==> flow/design.v <==
`timescale 1ns / 1ps
module TriangularWave_Module (
    input  clk,
    input  resetn,
    output signed [16:0] Tri_out
    );
    reg  [23:0] Accm;
    reg  [23:0] FCW;
    reg  signed [16:0] Tri_reg;
    wire [16:0] ramp_val;
    wire direction;
    assign Tri_out = Tri_reg;
    assign direction = Accm[23];
    assign ramp_val = Accm[22:6];
    always @(posedge clk or negedge resetn) begin
        if (!resetn) begin
            Accm    <= 24'd0;
            FCW     <= 24'd100664;
            Tri_reg <= 17'sd0;
        end else begin
            Accm <= Accm + FCW;
            if (direction == 1'b0) begin
                Tri_reg <= $signed(ramp_val) - 17'sd65536;
            end else begin
                Tri_reg <= 17'sd65535 - $signed(ramp_val);
            end
        end
    end
endmodule
### Tool chain data of TriangularWave_Module

Tool output for the design above, in the order of the flow.
Lines are those of the file above, counted from 1.
Cell names lack the library's common part.
The mark - stands for no value.

| design | value |
|---|---|
| design top | TriangularWave_Module |
| clock | clk |
| cell library | sky130hd |
| corner | tt_025C_1v80 |

### After elaboration

Yosys after proc, flatten, opt, wreduce and memory -nomap, before mapping. Enables and synchronous resets that opt folds into registers are not counted as muxes. Memory bits, and registers merged into a memory's read port (data or address), are not among the register bits. Print and check cells are not counted. Equal cells are merged and count once.

| cells by class | value |
|---|---|
| add/sub/neg operators | 3 |
| mux-type cells | 1 |

Operator list:

| operator | count |
|---|---|
| 24-bit by 17-bit adder with 24-bit output with constant B | 1 |
| 17-bit subtractor with constant A | 1 |
| 17-bit subtractor with constant B | 1 |
| 17-bit 2-to-1 mux | 1 |

| storage and ports | value |
|---|---|
| bits in registers | 41 |
| input bits | 2 |
| elaborated cells | 6 |

### Longest topological paths

Longest topological path by Yosys (ltp), each cell counted once; first at word level (registers and memories cut), then after technology mapping (sequential cells cut; the memories' decode and read muxes count).

| logic depth | value |
|---|---|
| depth after elaboration | 2 |
| ABC_AREA | 1 |
| gate-level depth with buffers | 10 |
| gate-level depth less buffers | 10 |

### After synthesis

The flow's flattened synthesis, as Yosys stat reports it; memories are mapped. The netlist is that of the ABC_AREA named above (0 if unset); the other value can give another one.
Totals and module areas in this step are rounded.

| synthesis totals | value |
|---|---|
| cell count | 192 |
| synthesis area | 1819 sq um |
| sequential part of the area | 950.9 sq um |
| flip-flop cells | 38 |

Cell types:

| cell type | count | area in all (sq um) |
|---|---|---|
| dfrtp_1 | 38 | 950.912 |
| xor2_1 | 24 | 210.202 |
| nand2_1 | 45 | 168.912 |
| inv_1 | 17 | 63.811 |
| nand3_1 | 9 | 45.043 |
| nor2_1 | 12 | 45.043 |
| nand2_2 | 7 | 43.792 |
| xor2_2 | 2 | 32.531 |
| nand4_1 | 5 | 31.28 |
| nand3b_1 | 4 | 30.029 |
| buf_4 | 3 | 22.522 |
| nand2_4 | 2 | 22.522 |
| nor2_2 | 3 | 18.768 |
| a21oi_1 | 3 | 15.014 |
| buf_2 | 3 | 15.014 |
| ha_1 | 1 | 12.512 |
| a21boi_2 | 1 | 11.261 |
| inv_2 | 3 | 11.261 |

Other cell types: 9; their cells: 10.

### Path before layout

Path of least setup slack by OpenSTA after synthesis, without wires, with an ideal clock, recovery checks aside; 20% of the period is set as input and as output delay. Where synthesis merged equal registers, the netlist keeps one of their names.

| timing post-synthesis | value |
|---|---|
| path kind | reg-to-reg |
| start | register Accm[3] |
| end | register Accm[15] |
| period | 2.61 ns |
| launch time at the first pin | 0.000 ns |
| data arrival time | 1.109 ns |
| data required time | 2.486 ns |
| setup slack | 1.377 ns |
| path delay | 1.233 ns |
| stages | 9 |
| period reached after synthesis | 1.233 ns |

"path delay" is the arrival time less input delay plus setup time.
"stages" counts driving pins, that of a launching flip-flop among them; a cell with two outputs on the path counts twice.
"period reached after synthesis" = period - worst setup slack (recovery checks aside). The figure is calculated, with input and output delays left at 20% of the set period.
Between the ends stands the longest chain of elaborated cells between them, by number of cells; it is not shown to be the way that was timed. Of several equally long chains one is given.
Each line given opens the expression or statement behind the cell; cells for indexed reads and writes are added by Yosys, which also makes memories of some case tables.

| between the ends, post-synthesis | value |
|---|---|
| cell sequence | dfrtp_1 > inv_1 > ha_1 > nand2_1 > nand2_1 > nand2_2 > nand2_1 > o211ai_1 > nand2_1 |
| length of the longest elaborated chain | 1 |
| elaborated cells between the ends (all ways) | 1 |
| source lines of those cells | 1 |
| those cells by class | 1 x add/sub |

Ends and longest elaborated chain, post-synthesis:

| item | line | text |
|---|---|---|
| start, declared | 7 | `reg  [23:0] Accm;` |
| start, assigned | 17 | `Accm    <= 24'd0;` |
| start, assigned | 21 | `Accm <= Accm + FCW;` |
| 24-bit by 17-bit adder with 24-bit output | 21 |  |
| end, assigned | 17 |  |
| end, assigned | 21 |  |
| end, declared | 7 |  |

### Timing after layout

Path of least setup slack in the final report of flow run A (OpenROAD, finished layout, wires in). Where an end is a register, its clock arrival counts in the times.

| timing post-layout | value |
|---|---|
| path kind | reg-to-output |
| start | register Tri_reg[3] |
| end | output Tri_out[3] |
| period | 2.58 ns |
| external output delay | 0.52 ns |
| launch time at the first pin | 0.28 ns |
| data arrival time | 1.14 ns |
| data required time | 2.06 ns |
| setup slack | 0.92 ns |
| stages | 2 |

A register here has more assigning lines than the two given.

| between the ends, post-layout | value |
|---|---|
| cell sequence | dfrtp_1 > clkdlybuf4s50_1 |
| length of the longest elaborated chain | 0 |
| elaborated cells between the ends (all ways) | 0 |
| source lines of those cells | 0 |

Ends and longest elaborated chain, post-layout:

| item | line | text |
|---|---|---|
| start, declared | 9 | `reg  signed [16:0] Tri_reg;` |
| start, assigned | 23 | `Tri_reg <= $signed(ramp_val) - 17'sd65536;` |
| start, assigned | 25 | `Tri_reg <= 17'sd65535 - $signed(ramp_val);` |
| end, declared | 5 | `output signed [16:0] Tri_out` |

TriangularWave_Module through Yosys and OpenROAD on sky130hd: 2 stored runs, unordered, with their settings and measured results. The constraints put input and output delay at 20% of the set period each and load the outputs with 0.01 pF.
By "achieved clock period" is meant the clock period of the run minus its worst setup slack. This is arithmetic on one report: input and output delays are still those of the set period (20% each).
"critical path time" is the time allowed to the run's worst setup path (the clock period less input and output delay, where it has them) less its slack. Clock arrival times count: a late capture clock shortens it, a late launch clock lengthens it.
"total power of the final layout" rests on the timing tool's default activity at the inputs, not on a simulated workload.
The results are shown rounded.
A setting shown as - is not set for that run.

| setting or result | flow run A | flow run B |
|---|---|---|
| period_ns | 2.58 | 1.56 |
| CORE_UTILIZATION | 33 | 50 |
| SETUP_SLACK_MARGIN | 0.41 | - |
| PLACE_DENSITY_LB_ADDON | 0.13 | - |
| CORE_ASPECT_RATIO | 0.94 | - |
| CELL_PAD_IN_SITES_GLOBAL_PLACEMENT | 2 | - |
| TNS_END_PERCENT | 40 | - |
| ABC_AREA | 1 | - |
| GPL_TIMING_DRIVEN | 1 | - |
| GPL_ROUTABILITY_DRIVEN | 0 | - |
| CAP_MARGIN | 20 | 20 |
| SLEW_MARGIN | 30 | 20 |
| MIN_ROUTING_LAYER | met1 | - |
| CORE_MARGIN | 2 | 2 |
| standard-cell area after routing (sq um) | 2158 | 2079 |
| utilization (%) | 40.2 | 68.1 |
| achieved clock period (ns) | 1.657 | 1.497 |
| critical path time (ns) | 1.14 | 1.19 |
| worst path kind | reg-to-output | reg-to-output |
| total die area (sq um) | 6123 | 3688 |
| total negative slack on setup checks (ns) | 0.000 | 0.000 |
| smallest setup slack (ns) | 0.923 | 0.063 |
| total power of the final layout (mW) | 0.9888 | 1.525 |
| mapped cell area after synthesis (sq um) | 1819 | 1609 |
