==> flow/design.v <==
`timescale 1ns / 1ps
module PWM_Module(
    input  clk,
    input  resetn,
    input  signed [15:0] Sine_out,
    input  signed [16:0] Tri_out,
    output reg PWM_1,
    output reg PWM_2,
    output reg signed [3:0] PWM_3,
    output reg signed [3:0] PWM_4
);
    localparam DEADTIME_CYCLES = 5;
    localparam DT_WIDTH = 4;
    reg [DT_WIDTH-1:0] dt_cnt_1 = 0;
    reg [DT_WIDTH-1:0] dt_cnt_2 = 0;
    reg [DT_WIDTH-1:0] dt_cnt_3 = 0;
    reg [DT_WIDTH-1:0] dt_cnt_4 = 0;
    reg last_cmp = 0;
    reg last_sign = 0;
    reg signed [3:0] last_PWM_4_actual = 0;
    wire signed [16:0] Sine_out_ext = {{1{Sine_out[15]}}, Sine_out};
    wire cmp = (Sine_out_ext >= Tri_out);
    wire sine_sign = Sine_out[15];
    wire cmp_edge = (cmp != last_cmp);
    wire sign_edge = (sine_sign != last_sign);
    wire desired_PWM_1 = cmp;
    wire desired_PWM_2 = ~cmp;
    wire signed [3:0] desired_PWM_3 = cmp ? (sine_sign ? -4'sd5 : 4'sd5) : 4'sd0;
    wire signed [3:0] desired_PWM_4 = cmp ? 4'sd5 : -4'sd5;
    wire pwm4_transition = (desired_PWM_4 != last_PWM_4_actual);
    wire dt_active_1 = (dt_cnt_1 != 0);
    wire dt_active_2 = (dt_cnt_2 != 0);
    wire dt_active_3 = (dt_cnt_3 != 0);
    wire dt_active_4 = (dt_cnt_4 != 0);
    always @(posedge clk or negedge resetn) begin
        if (!resetn) begin
            PWM_1 <= 1'b0;
            PWM_2 <= 1'b0;
            PWM_3 <= 4'sd0;
            PWM_4 <= 4'sd0;
            dt_cnt_1 <= 0;
            dt_cnt_2 <= 0;
            dt_cnt_3 <= 0;
            dt_cnt_4 <= 0;
            last_cmp <= 1'b0;
            last_sign <= 1'b0;
            last_PWM_4_actual <= 4'sd0;
        end else begin
            if (cmp_edge) begin
                dt_cnt_1 <= DEADTIME_CYCLES;
                PWM_1 <= 1'b0;
            end else if (dt_active_1) begin
                dt_cnt_1 <= dt_cnt_1 - 1;
                PWM_1 <= 1'b0;
            end else begin
                PWM_1 <= desired_PWM_1;
            end
            if (cmp_edge) begin
                dt_cnt_2 <= DEADTIME_CYCLES;
                PWM_2 <= 1'b0;
            end else if (dt_active_2) begin
                dt_cnt_2 <= dt_cnt_2 - 1;
                PWM_2 <= 1'b0;
            end else begin
                PWM_2 <= desired_PWM_2;
            end
            if (sign_edge) begin
                dt_cnt_3 <= DEADTIME_CYCLES;
                PWM_3 <= 4'sd0;
            end else if (dt_active_3) begin
                dt_cnt_3 <= dt_cnt_3 - 1;
                PWM_3 <= 4'sd0;
            end else begin
                PWM_3 <= desired_PWM_3;
            end
            if (pwm4_transition && !dt_active_4) begin
                dt_cnt_4 <= DEADTIME_CYCLES;
                PWM_4 <= 4'sd0;
            end else if (dt_active_4) begin
                dt_cnt_4 <= dt_cnt_4 - 1;
                PWM_4 <= 4'sd0;
            end else begin
                PWM_4 <= desired_PWM_4;
            end
            last_cmp <= cmp;
            last_sign <= sine_sign;
            if (!dt_active_4)
                last_PWM_4_actual <= desired_PWM_4;
        end
    end
endmodule
## Tool chain data of PWM_Module

The steps from the RTL of PWM_Module to its reports follow in flow order.
Lines are those of the file above, counted from 1.
Library cell names are shortened.
A cell with -- has no value.

| design | value |
|---|---|
| design top | PWM_Module |
| clock input | clk |
| cell library | sky130hd |
| timing corner | tt_025C_1v80 |

## Word level

Source: Yosys, flattened and elaborated, memories not mapped. Widths are those after wreduce. Registers that Yosys merges into a memory's read port (data or address) are not register bits. Print and check cells do not count. Equal cells are merged and count once.

| word-level totals | value |
|---|---|
| flip-flop bits (word level) | 32 |
| bits in latches | 0 |
| memory bits (writable) | 0 |
| bits in read-only memories | 0 |
| clocked read ports x word width | 0 |
| memories kept | 0 |
| input port bits | 35 |
| output and inout port bits | 10 |
| word-level cells | 49 |

| cells by class | value |
|---|---|
| $add $sub $neg | 4 |
| multipliers | 0 |
| divide/modulo/power cells | 0 |
| order comparisons | 1 |
| eq/ne operators | 3 |
| shift operators | 0 |
| muxes and demuxes | 19 |
| bitwise operators | 1 |
| reduce/logical cells | 10 |

Operators by type and width:

| cell | number |
|---|---|
| two-way mux 4 bit | 15 |
| >= comparator 16 x 17 -> 1 bit | 1 |
| subtractor 4 x 1 -> 4 bit with constant B | 4 |
| nonzero test 4 bit | 4 |
| nonzero test 2 bit | 4 |
| != test 4 bit | 1 |
| two-way mux 1 bit | 4 |
| != test 1 bit | 2 |
| logical AND 1 bit | 1 |
| inverter 1 bit | 1 |
| zero test 1 bit | 1 |

## Longest topological paths

Longest topological path by Yosys (ltp), each cell counted once; first at word level (registers and memories cut), then after technology mapping (sequential cells cut; the memories' decode and read muxes count).

| logic depth | value |
|---|---|
| depth after elaboration | 5 |
| ABC_AREA | 0 |
| gate-level depth with buffers | 9 |
| depth with buffers taken out | 9 |

## Netlist

Yosys stat after the flow's synthesis: flattened, memories mapped to cells. It holds for the ABC_AREA given above (unset counts as 0); a run with the other value may have another netlist.

| mapped netlist | value |
|---|---|
| mapped cells | 188 |
| mapped area | 1833.0 um2 |
| sequential part of the area | 725.7 um2 |
| flip-flop cells | 29 |
| buffer cells | 2 |

Cell types:

| cell type | number | total area (um2) |
|---|---|---|
| dfrtp_1 | 29 | 725.696 |
| ha_1 | 25 | 312.8 |
| inv_1 | 28 | 105.101 |
| a21oi_1 | 17 | 85.082 |
| nor3_1 | 11 | 55.053 |
| xnor2_1 | 6 | 52.55 |
| nor2_1 | 9 | 33.782 |
| nor2b_1 | 5 | 31.28 |
| a21o_1 | 4 | 30.029 |
| o21ai_0 | 6 | 30.029 |
| nand2_1 | 6 | 22.522 |
| nor4_4 | 1 | 21.27 |
| nand3_1 | 4 | 20.019 |
| nor3b_4 | 1 | 18.768 |
| or3_1 | 3 | 18.768 |
| xor2_1 | 2 | 17.517 |
| a41oi_2 | 1 | 16.266 |
| a211oi_1 | 2 | 15.014 |

Not listed: further types 23, cells in them 28.

## Path before layout

OpenSTA on the mapped netlist: ideal clock, no wires. The path of least setup slack (recovery checks aside). Input and output delay are each 20% of the period. Register names are those of the netlist, which keeps one name where synthesis merged equal registers.

| timing path after synthesis | value |
|---|---|
| path type | input to register |
| from | input port Tri_out[1] |
| to | register dt_cnt_4[1] |
| period | 2.36 ns |
| input delay | 0.472 ns |
| setup time | 0.126 ns |
| launch time at the first pin | 0.472 ns |
| arrival | 1.774 ns |
| required time | 2.234 ns |
| setup slack | 0.459 ns |
| delay of the path | 1.428 ns |
| stages | 8 |
| path buffers | 0 |
| synthesis period reached | 1.901 ns |

"delay of the path" = arrival - input delay + setup time.
"stages": output pins that drive a net of the path, with the launching flip-flop's if there is one; two outputs of one cell count as two.
"synthesis period reached" = period - worst setup slack (recovery checks aside). The figure is calculated, with input and output delays left at 20% of the set period.
The rows between start and end are the longest chain of elaborated cells between them; the timing report does not say that the signal goes this way. Where chains are equally long, one stands for them.
A line is the first line of the expression or statement that the cell stems from. Yosys adds cells for indexed reads and writes and turns some case tables into memories.
A register here has more assigning lines than the two given.

| on the way, after synthesis | value |
|---|---|
| cells stage by stage | inv_1 > ha_1 > nor2b_1 > o21ai_0 > a21oi_2 > o21ai_2 > a211oi_1 > a311o_1 |
| length of the longest elaborated chain | 5 |
| elaborated cells on any way between the ends | 6 |
| source lines of those cells | 4 |
| classes of those cells | compare: 1; eq/ne: 1; mux: 2; reduce/logical: 2 |

Ends and longest elaborated chain, after synthesis:

| element | RTL line | source |
|---|---|---|
| start, declared | 6 | `input  signed [16:0] Tri_out,` |
| >= comparator 16 x 17 -> 1 bit | 22 | `wire cmp = (Sine_out_ext >= Tri_out);` |
| two-way mux 4 bit | 29 | `wire signed [3:0] desired_PWM_4 = cmp ? 4'sd5 : -4'sd5;` |
| != test 4 bit | 30 | `wire pwm4_transition = (desired_PWM_4 != last_PWM_4_actual);` |
| logical AND 1 bit | 76 | `if (pwm4_transition && !dt_active_4) begin` |
| two-way mux 4 bit | 76 |  |
| end, assigned | 77 | `dt_cnt_4 <= DEADTIME_CYCLES;` |
| end, assigned | 80 | `dt_cnt_4 <= dt_cnt_4 - 1;` |
| end, declared | 17 | `reg [DT_WIDTH-1:0] dt_cnt_4 = 0;` |

## Path in the finished layout

From the final timing report of record 1: the path of least setup slack in the routed layout; clock arrival at registers is part of the times.

| timing path post-layout | value |
|---|---|
| path type | input to register |
| from | input port Sine_out[15] |
| to | register dt_cnt_2[2] |
| period | 3.49 ns |
| input delay | 0.70 ns |
| setup time | 0.15 ns |
| launch time at the first pin | 0.70 ns |
| arrival | 3.00 ns |
| required time | 3.63 ns |
| setup slack | 0.64 ns |
| stages | 7 |
| path buffers | 1 |

The rows between start and end are the longest chain of elaborated cells between them; the timing report does not say that the signal goes this way. Where chains are equally long, one stands for them.
A register here has more assigning lines than the two given.

| on the way, post-layout | value |
|---|---|
| cells stage by stage | clkdlybuf4s50_1 > ha_1 > nand3_1 > nor4_4 > o21ai_2 > a21oi_1 > o21ai_0 |
| length of the longest elaborated chain | 3 |
| elaborated cells on any way between the ends | 4 |
| source lines of those cells | 3 |
| classes of those cells | compare: 1; eq/ne: 1; mux: 1; reduce/logical: 1 |

Ends and longest elaborated chain, post-layout:

| element | RTL line | source |
|---|---|---|
| start, declared | 5 | `input  signed [15:0] Sine_out,` |
| >= comparator 16 x 17 -> 1 bit | 22 | `wire cmp = (Sine_out_ext >= Tri_out);` |
| != test 1 bit | 24 | `wire cmp_edge = (cmp != last_cmp);` |
| two-way mux 4 bit | 58 | `if (cmp_edge) begin` |
| end, assigned | 59 | `dt_cnt_2 <= DEADTIME_CYCLES;` |
| end, assigned | 62 | `dt_cnt_2 <= dt_cnt_2 - 1;` |
| end, declared | 15 | `reg [DT_WIDTH-1:0] dt_cnt_2 = 0;` |

Data sheet: physical implementation of PWM_Module

Measured data: module PWM_Module, platform sky130hd, 2 stored runs of the flow under differing settings, order arbitrary. Input and output delays are each 20% of the period that was set; the output load is 0.01 pF.
Settings: -- = not set for that run.
A result given as -- is not shown for that run.

| setting or result | record 1 | record 2 |
|---|---|---|
| period_ns | 3.49 | 1.39 |
| CORE_UTILIZATION | 40 | 44 |
| SETUP_SLACK_MARGIN | 0.38 | 0.37 |
| PLACE_DENSITY_LB_ADDON | 0.12 | -- |
| CELL_PAD_IN_SITES_DETAIL_PLACEMENT | 2 | 1 |
| TNS_END_PERCENT | 20 | -- |
| GPL_ROUTABILITY_DRIVEN | 1 | 0 |
| CTS_CLUSTER_SIZE | 95 | -- |
| SLEW_MARGIN | 15 | 20 |
| MIN_ROUTING_LAYER | met2 | met2 |
| CAP_MARGIN | 20 | 20 |
| CORE_MARGIN | 2 | 2 |
| PLACE_DENSITY | -- | 0.88 |
| CORE_ASPECT_RATIO | -- | 1.34 |
| GPL_TIMING_DRIVEN | -- | 0 |
| final utilization (%) | 55.1 | -- |
| lowest setup slack (ns) | 0.635 | -- |
| final setup TNS (ns) | 0.000 | -- |
| chip area after synthesis (Yosys) (um2) | 1833.0 | -- |
| standard-cell area after layout (um2) | 2413.6 | -- |
| full die area (um2) | 5140.2 | -- |

Record 2: unfinished; error DPL-0033 in clock tree synthesis
